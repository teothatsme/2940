==> flow/design.v <==
module wordcnt(data,plwc,reswc,enw,incw,decw,clk,wci,wco,dowc);
  input [7:0] data;
  input plwc,reswc,enw,incw,decw,clk,wci;
  output wco;
  output reg [7:0] dowc;
  always @(posedge clk)
    begin
    if(reswc)
      dowc=8'b0;
  else
    if(plwc)
      dowc=data;
  else
    if(enw)
      if(incw && ~wci)
        begin
          dowc=dowc+1;
        end
  else
    if(decw)
      begin
        if(dowc==8'b0 && wci==1'b0)
          dowc=dowc-1;
        else
          if(dowc!=8'b0)
            dowc=dowc-1;
      end
    end
  assign wco = (~((dowc===8'hff) && incw && enw)) && (~((dowc===8'h00) && decw && enw)) || wci;
endmodule
# Step by step through the tools: wordcnt
# What the tools print for wordcnt, step after step.
# Lines are those of the file above, counted from 1.
# Library cell names are shortened.
setup:
  top_module: "wordcnt"
  clk_port: "clk"
  library: "sky130hd"
  corner: "tt_025C_1v80"

# Word level
# Source: Yosys, flattened and elaborated, memories not mapped. Widths are those after wreduce. Registers that Yosys merges into a memory's read port (data or address) are not register bits. Print and check cells do not count. Equal cells are merged and count once.
bits:
  inputBits: 15
  elab_cells: 28
  output_inout_bits: 9
  reg_bits: 8
op_classes:
  addsub: 2
  eq_ne: 2
  n_mux: 6
  logic: 3
  reduce_and_logical: 14
op_table:
  columns: ["cell", "count"]
  rows:
  - ["two-way mux 8 bit", 6]
  - ["adder 8 x 1 -> 8 bit (second input constant)", 1]
  - ["subtractor 8 x 1 -> 8 bit (second input constant)", 1]
  - ["case equality test 8 x 1 -> 1 bit (second input constant)", 1]
  - ["case equality test 8 bit (second input constant)", 1]
  - ["logical NOT 8 bit", 1]
  - ["nonzero test 8 bit", 1]
  - ["logical AND 1 bit", 7]
  - ["nonzero test 4 bit", 1]
  - ["inverter 1 bit", 3]
  - ["AND reduction 3 bit", 1]
  - ["nonzero test 3 bit", 1]
  - ["nonzero test 2 bit", 1]
  - ["logical OR 1 bit", 1]

# Longest topological paths
# Yosys ltp: most cells in a row. Word level: on the elaborated netlist, between registers, memories and ports. Mapped: between sequential cells and ports; inverters and the memories' decode and read muxes count.
logic_depth:
  depth_word: 7
  ABC_AREA: 1
  depth_mapped: 12
  ltp_nobuf: 12

# Mapped cells and area
# Yosys stat after the flow's synthesis: flattened, memories mapped to cells. It holds for the ABC_AREA given above (unset counts as 0); a run with the other value may have another netlist.
mapped:
  yosys_area_mm2: 0.0008483
  stdcells: 145
  buffers: 3
  ff_cells: 8
  seqArea_mm2: 0.0001602
types:
  columns: ["type", "count"]
  rows:
  - ["nand2_1", 51]
  - ["dfxtp_1", 8]
  - ["nand3_1", 19]
  - ["ha_1", 7]
  - ["nor2_1", 20]
  - ["inv_1", 17]
  - ["a21oi_1", 6]
  - ["nand4_1", 4]
  - ["fa_1", 1]
  - ["clkbuf_8", 1]
  - ["nand2_2", 2]
  - ["buf_6", 1]
  - ["nand2_4", 1]
  - ["clkdlybuf4s25_2", 1]
  - ["o21ai_0", 2]
  - ["o21a_2", 1]
  - ["xor2_1", 1]
  - ["o31ai_1", 1]
  - ["nor2_2", 1]

# Worst setup path after synthesis
# Path of least setup slack by OpenSTA after synthesis, without wires, with an ideal clock, recovery checks aside; 20% of the period is set as input and as output delay. Where synthesis merged equal registers, the netlist keeps one of their names.
synth_timing:
  path_type: "input to register"
  start: "input wci"
  end: "register dowc[6]"
  required_time_ps: 3754
  driving_pins: 11
  path_delay_ps: 1312
  tclk_ps: 3870
  launch_ps: 774
  t_arrival_ps: 1970
  slack_ps: 1784
  n_path_buf: 0
  setup_time_ps: 116
  input_delay_ps: 774
  period_less_setup_slack_ps: 2086
# "path_delay_ps" = arrival - input delay + setup time.
# "driving_pins" counts driving pins, that of a launching flip-flop among them; a cell with two outputs on the path counts twice.
# "period_less_setup_slack_ps" is the clock period less the worst setup slack; recovery checks do not enter. This is arithmetic on one report: input and output delays are still those of the set period (20% each).
# Between the ends stands the longest chain of elaborated cells between them, by number of cells; it is not shown to be the way that was timed. Of several equally long chains one is given.
# Each line given opens the expression or statement behind the cell; cells for indexed reads and writes are added by Yosys, which also makes memories of some case tables.
# A register here has more assigning lines than the two given.
synth_via:
  path_cell_list: "inv_1 nand2_1 fa_1 nand2_1 nand3_1 nand3_1 nand3_1 nand2_1 nor2_1 nor2_1 nor2_1"
  elab_chain_cells: 7
  cells_between: 11
synth_lines:
  columns: ["item", "line", "source"]
  rows:
  - ["start: declaration", 3, "input plwc,reswc,enw,incw,decw,clk,wci;"]
  - ["inverter 1 bit", 22, "if(dowc==8'b0 && wci==1'b0)"]
  - ["logical AND 1 bit", 22, null]
  - ["two-way mux 8 bit", 22, null]
  - ["two-way mux 8 bit", 20, "if(decw)"]
  - ["two-way mux 8 bit", 15, "if(incw && ~wci)"]
  - ["two-way mux 8 bit", 14, "if(enw)"]
  - ["two-way mux 8 bit", 11, "if(plwc)"]
  - ["end: assignment", 12, "dowc=data;"]
  - ["end: assignment", 17, "dowc=dowc+1;"]
  - ["end: declaration", 5, "output reg [7:0] dowc;"]

# Path in the finished layout
# From the final timing report of run 2: the path of least setup slack in the routed layout; clock arrival at registers is part of the times.
# The report prints the path's times to 10 ps; the period is as set.
layout_timing:
  path_type: "register to output"
  start: "register dowc[0]"
  end: "output wco"
  required_time_ps: 1820
  n_path_buf: 1
  driving_pins: 5
  tclk_ps: 2280
  output_delay_ps: 460
  slack_ps: 340
  t_arrival_ps: 1490
  launch_ps: 260
# Between the ends stands the longest chain of elaborated cells between them, by number of cells; it is not shown to be the way that was timed. Of several equally long chains one is given.
# A register here has more assigning lines than the two given.
layout_via:
  path_cell_list: "dfxtp_2 nand4_1 o31ai_1 nand3_1 dlygate4sd2_1"
  elab_chain_cells: 6
  cells_between: 10
  lines_between: 1
layout_lines:
  columns: ["item", "line", "source"]
  rows:
  - ["start: declaration", 5, "output reg [7:0] dowc;"]
  - ["start: assignment", 12, "dowc=data;"]
  - ["start: assignment", 17, "dowc=dowc+1;"]
  - ["case equality test 8 bit", 29, "assign wco = (~((dowc===8'hff) && incw && enw)) && (~((dowc===8'h00) && decw && enw)) || wci;"]
  - ["logical AND 1 bit (2 in a row)", 29, null]
  - ["inverter 1 bit", 29, null]
  - ["logical AND 1 bit", 29, null]
  - ["logical OR 1 bit", 29, null]
  - ["end: declaration", 4, "output wco;"]

## Implementation results

Record of 2 stored runs of the RTL-to-layout flow on wordcnt, platform sky130hd. The runs are unordered. Constraints: input delay and output delay 20% of the set period each, output load 0.01 pF.
"period_less_ws_ps" is the run's clock period less its worst setup slack. It is reckoned from that one timing run; input and output delays stay at 20% of the period that was set.
"timing.worst_path_ps" means the part of the period allowed to the worst setup path (the constraints hold back 20% at inputs and 20% at outputs) less its slack; where the path has registers, the arrival times of their clocks count too.
"power_mw" is the tool's figure for a default switching activity; nothing was simulated.
"timing.worst_path_ps" is given in steps of 10 ps.

--- run 1 ---
==> flow/run.sh <==
#!/bin/bash
# the make line also repeats the synthesis and layout settings of config.mk as NAME=value (left out here)
make -C /OpenROAD-flow-scripts/flow DESIGN_CONFIG=/design/flow/config.mk WORK_HOME=/design/flow/orfs CLKGATE_MAP_FILE= finish
==> flow/config.mk <==
export PLATFORM = sky130hd
export DESIGN_NAME = wordcnt
export DESIGN_NICKNAME = wordcnt
export VERILOG_FILES = /design/flow/design.v
export SDC_FILE = /design/flow/constraint.sdc
export NUM_CORES = 4
export LEC_CHECK = 0
export ABC_AREA = 1
export CAP_MARGIN = 30
export CELL_PAD_IN_SITES_GLOBAL_PLACEMENT = 1
export CORE_MARGIN = 2
export CORE_UTILIZATION = 69
export CTS_CLUSTER_DIAMETER = 147
export HOLD_SLACK_MARGIN = 0.21
export PLACE_DENSITY_LB_ADDON = 0.22
export SLEW_MARGIN = 20
==> flow/constraint.sdc <==
create_clock -name core_clock -period 2.96 [get_ports {clk}]
set_input_delay 0.5920 -clock core_clock [delete_from_list [all_inputs] [get_ports {clk}]]
set_output_delay 0.5920 -clock core_clock [all_outputs]
set_load 0.01 [all_outputs]

==> results, as YAML <==
outcome: "not finished: placement ended with error FLW-0024"

--- run 2 ---
==> flow/run.sh <==
#!/bin/bash
# the make line also repeats the synthesis and layout settings of config.mk as NAME=value (left out here)
make -C /OpenROAD-flow-scripts/flow DESIGN_CONFIG=/design/flow/config.mk WORK_HOME=/design/flow/orfs CLKGATE_MAP_FILE= finish
==> flow/config.mk <==
export PLATFORM = sky130hd
export DESIGN_NAME = wordcnt
export DESIGN_NICKNAME = wordcnt
export VERILOG_FILES = /design/flow/design.v
export SDC_FILE = /design/flow/constraint.sdc
export NUM_CORES = 4
export LEC_CHECK = 0
export ABC_AREA = 1
export CAP_MARGIN = 35
export CORE_MARGIN = 2
export CORE_UTILIZATION = 33
export MIN_ROUTING_LAYER = met1
export PLACE_DENSITY_LB_ADDON = 0.12
export SETUP_SLACK_MARGIN = 0.23
export SLEW_MARGIN = 20
export TNS_END_PERCENT = 15
==> flow/constraint.sdc <==
create_clock -name core_clock -period 2.28 [get_ports {clk}]
set_input_delay 0.4560 -clock core_clock [delete_from_list [all_inputs] [get_ports {clk}]]
set_output_delay 0.4560 -clock core_clock [all_outputs]
set_load 0.01 [all_outputs]

==> results, as YAML <==
results:
  cell_area_final_mm2: 0.0012625
  synth_area_mm2: 0.0008483
  holdWs_ps: 536
  timing.worst_path_ps: 1490
  path_kind: "register to output"
  period_less_ws_ps: 1942
  utilization_frac: 0.514
  power_mw: 0.6092
  setup_worst_slack_ps: 338
  dieArea_mm2: 0.0029921
