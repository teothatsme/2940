==> flow/design.v <==
module addrcnt(data,plac,ena,inca,deca,clk,aci,aco,doac);
  input [7:0] data;
  input plac,ena,inca,deca,clk,aci;
  output aco;
  output reg [7:0] doac;
  always @(posedge clk)
    begin
      if(plac)
      doac=data;
  else
    if(ena)
      if(inca && ~aci)
        begin
          doac=doac+1;
        end
  else
    if(deca)
      begin
        if(doac==8'b0 && aci==1'b0)
          doac=doac-1;
        else
          if(doac!=8'b0)
            doac=doac-1;
      end
    end
  assign aco = (~((doac===8'hff) && inca && ena)) && (~((doac===8'h00) && deca && ena)) || aci;
endmodule
; Tool chain data of addrcnt
; The steps from the RTL of addrcnt to its reports follow in flow order.
; Lines are those of the file above, counted from 1.
; Library cell names are shortened.
; Not given: -
[setup]
design = addrcnt
clock_port = clk
lib = sky130hd
pvt_corner = tt_025C_1v80

; After elaboration
; Counts by Yosys on the flattened word-level netlist (proc, flatten, opt, wreduce; memories kept). Register bits leave out memories and registers merged into their read ports (data or address). Print and check cells are left out. Cells with the same type and inputs are merged into one.
[word_totals]
reg_bits = 8
output_inout_bits = 9
[classes]
n_addsub = 2
equal = 2
n_mux = 6
n_logic = 3
n_reduce_logical = 14
[op_table]
columns = op, n
row1 = 8-bit 2-to-1 mux, 6
row2 = 8-bit by 1-bit adder with 8-bit output with constant B, 1
row3 = 8-bit by 1-bit subtractor with 8-bit output with constant B, 1
row4 = 8-bit by 1-bit case equality test with 1-bit output with constant B, 1
row5 = 8-bit case equality test with constant B, 1
row6 = 8-bit logical NOT, 1
row7 = 8-bit nonzero test, 1
row8 = 1-bit logical AND, 7
row9 = 4-bit nonzero test, 1
row10 = 1-bit inverter, 3
row11 = 3-bit AND reduction, 1
row12 = 3-bit nonzero test, 1
row13 = 2-bit nonzero test, 1
row14 = 1-bit logical OR, 1

; Depth
; Longest topological path by Yosys (ltp), each cell counted once; first at word level (registers and memories cut), then after technology mapping (sequential cells cut; the memories' decode and read muxes count).
[depth]
depth_word = 7
ABC_AREA = 0
mapped_depth = 6

; After synthesis
; Yosys stat after the flow's synthesis: flattened, memories mapped to cells. It holds for the ABC_AREA given above (unset counts as 0); a run with the other value may have another netlist.
[mapped]
stdcells = 76
yosys_area_um2 = 728.2
seqArea_um2 = 240.2
ff_cells = 8
buffers = 2
[types]
columns = cell_type, n, type_area_um2
row1 = edfxtp_1, 8, 240.23
row2 = ha_1, 7, 87.584
row3 = nand2_1, 7, 26.275
row4 = xnor2_1, 3, 26.275
row5 = o21ai_0, 5, 25.024
row6 = or4_1, 3, 22.522
row7 = a21oi_1, 4, 20.019
row8 = fa_1, 1, 20.019
row9 = a31o_1, 2, 17.517
row10 = a21o_1, 2, 15.014
row11 = nand3_1, 3, 15.014
row12 = nor3b_1, 2, 15.014
row13 = o21a_1, 2, 15.014
row14 = nand2b_1, 2, 12.512
row15 = a2111o_1, 1, 11.261
row16 = inv_1, 3, 11.261
row17 = mux2_2, 1, 11.261
row18 = a211o_2, 1, 10.01
; Other cell types: 17; their cells: 19.

; Worst setup path after synthesis
; OpenSTA on the mapped netlist: ideal clock, no wires. The path of least setup slack (recovery checks aside). Input and output delay are each 20% of the period. Register names are those of the netlist, which keeps one name where synthesis merged equal registers.
[synth_path]
path_kind = input -> register
start = input port aci
end = register doac[6]
tclk_ns = 5.08
input_delay_ns = 1.016
launch_ns = 1.016
arrival_ns = 2.617
setup_slack_ns = 2.326
path_delay_ns = 1.737
driving_pins = 6
path_buffers = 0
period_less_setup_slack_ns = 2.754
; "path_delay_ns" is the arrival time less input delay plus setup time.
; "driving_pins" counts driving pins, that of a launching flip-flop among them; a cell with two outputs on the path counts twice.
; "period_less_setup_slack_ns" is the clock period less the worst setup slack; recovery checks do not enter. This is arithmetic on one report: input and output delays are still those of the set period (20% each).
; Between the ends stands the longest chain of elaborated cells between them, by number of cells; it is not shown to be the way that was timed. Of several equally long chains one is given.
; Each line given opens the expression or statement behind the cell; cells for indexed reads and writes are added by Yosys, which also makes memories of some case tables.
; At most two assigning lines are given for a register; there are more.
; Ways into the end's enable are left out, as the timed path ends at the data pin.
[synth_between]
path_cell_list = nand2b_1 fa_1 a21o_1 a31o_1 a2111oi_0 nand3b_1
elab_chain_len = 7
cone_cells = 8
cone_classes = mux: 5; logic: 1; reduce/logical: 2
[synth_lines]
columns = element, line_no
row1 = start: declaration, 3  ; input plac,ena,inca,deca,clk,aci;
row2 = 1-bit inverter, 19  ; if(doac==8'b0 && aci==1'b0)
row3 = 1-bit logical AND, 19
row4 = 8-bit 2-to-1 mux, 19
row5 = 8-bit 2-to-1 mux, 17  ; if(deca)
row6 = 8-bit 2-to-1 mux, 12  ; if(inca && ~aci)
row7 = 8-bit 2-to-1 mux, 11  ; if(ena)
row8 = 8-bit 2-to-1 mux, 8  ; if(plac)
row9 = end: assignment, 9  ; doac=data;
row10 = end: assignment, 14  ; doac=doac+1;
row11 = end: declaration, 5  ; output reg [7:0] doac;

; Path in the finished layout
; From the final timing report of run 1: the path of least setup slack in the routed layout; clock arrival at registers is part of the times.
[layout_path]
path_kind = register -> output
start = register doac[6]
end = output port aco
tclk_ns = 2.28
out_delay_ns = 0.46
launch_ns = 0.26
arrival_ns = 1.87
setup_slack_ns = -0.05
driving_pins = 6
path_buffers = 1
; Between the ends stands the longest chain of elaborated cells between them, by number of cells; it is not shown to be the way that was timed. Of several equally long chains one is given.
; At most two assigning lines are given for a register; there are more.
[layout_between]
path_cell_list = edfxtp_1 or4_4 nor2_4 a21oi_2 or3b_1 buf_2
elab_chain_len = 6
cone_cells = 10
cone_classes = eq/ne: 2; logic: 2; reduce/logical: 6
[layout_lines]
columns = element, line_no
row1 = start: declaration, 5  ; output reg [7:0] doac;
row2 = start: assignment, 9  ; doac=data;
row3 = start: assignment, 14  ; doac=doac+1;
row4 = 8-bit case equality test, 26  ; assign aco = (~((doac===8'hff) && inca && ena)) && (~((doac===8'h00) && deca && ena)) || aci;
row5 = 1-bit logical AND x2, 26
row6 = 1-bit inverter, 26
row7 = 1-bit logical AND, 26
row8 = 1-bit logical OR, 26
row9 = end: declaration, 4  ; output aco;

; Module addrcnt, platform sky130hd: 2 stored runs of the flow (Yosys, OpenROAD) with differing settings, in no particular order. Input and output delays are each 20% of the period that was set; the output load is 0.01 pF.
; "period_less_ws_ns" is the run's clock period less its worst setup slack. It is reckoned from that one timing run; input and output delays stay at 20% of the period that was set.
; "timing.worst_path_ns" = time allowed to the worst setup path (clock period - input delay - output delay, where it has them) - its slack; a late launch clock adds to it, a late capture clock takes from it.
; "power_total_uw": no workload was simulated; the value follows from the tool's default switching activity.

[run 1: settings]
period_ns = 2.28
CAP_MARGIN = 20
CORE_MARGIN = 2
CORE_UTILIZATION = 40
SLEW_MARGIN = 20
[run 1: results]
cell_area_final_um2 = 1231.2
hold_ws_ns = 0.752
setup_ws_ns = -0.051
power_total_uw = 817
die_um2 = 2177.6
period_less_ws_ns = 2.331
timing.worst_path_ns = 1.87
critical_path_type = register -> output
final_setup_tns_ns = -0.051
synthesis_area_um2 = 728.2
fin_util_frac = 0.713

[run 2: settings]
period_ns = 3.01
CORE_UTILIZATION = 62
SETUP_SLACK_MARGIN = 0.65
CORE_MARGIN = 6
CELL_PAD_IN_SITES_GLOBAL_PLACEMENT = 2
TNS_END_PERCENT = 5
GPL_TIMING_DRIVEN = 1
SLEW_MARGIN = 15
CAP_MARGIN = 20
[run 2: results]
outcome = not finished: placement ended with error GPL-0301
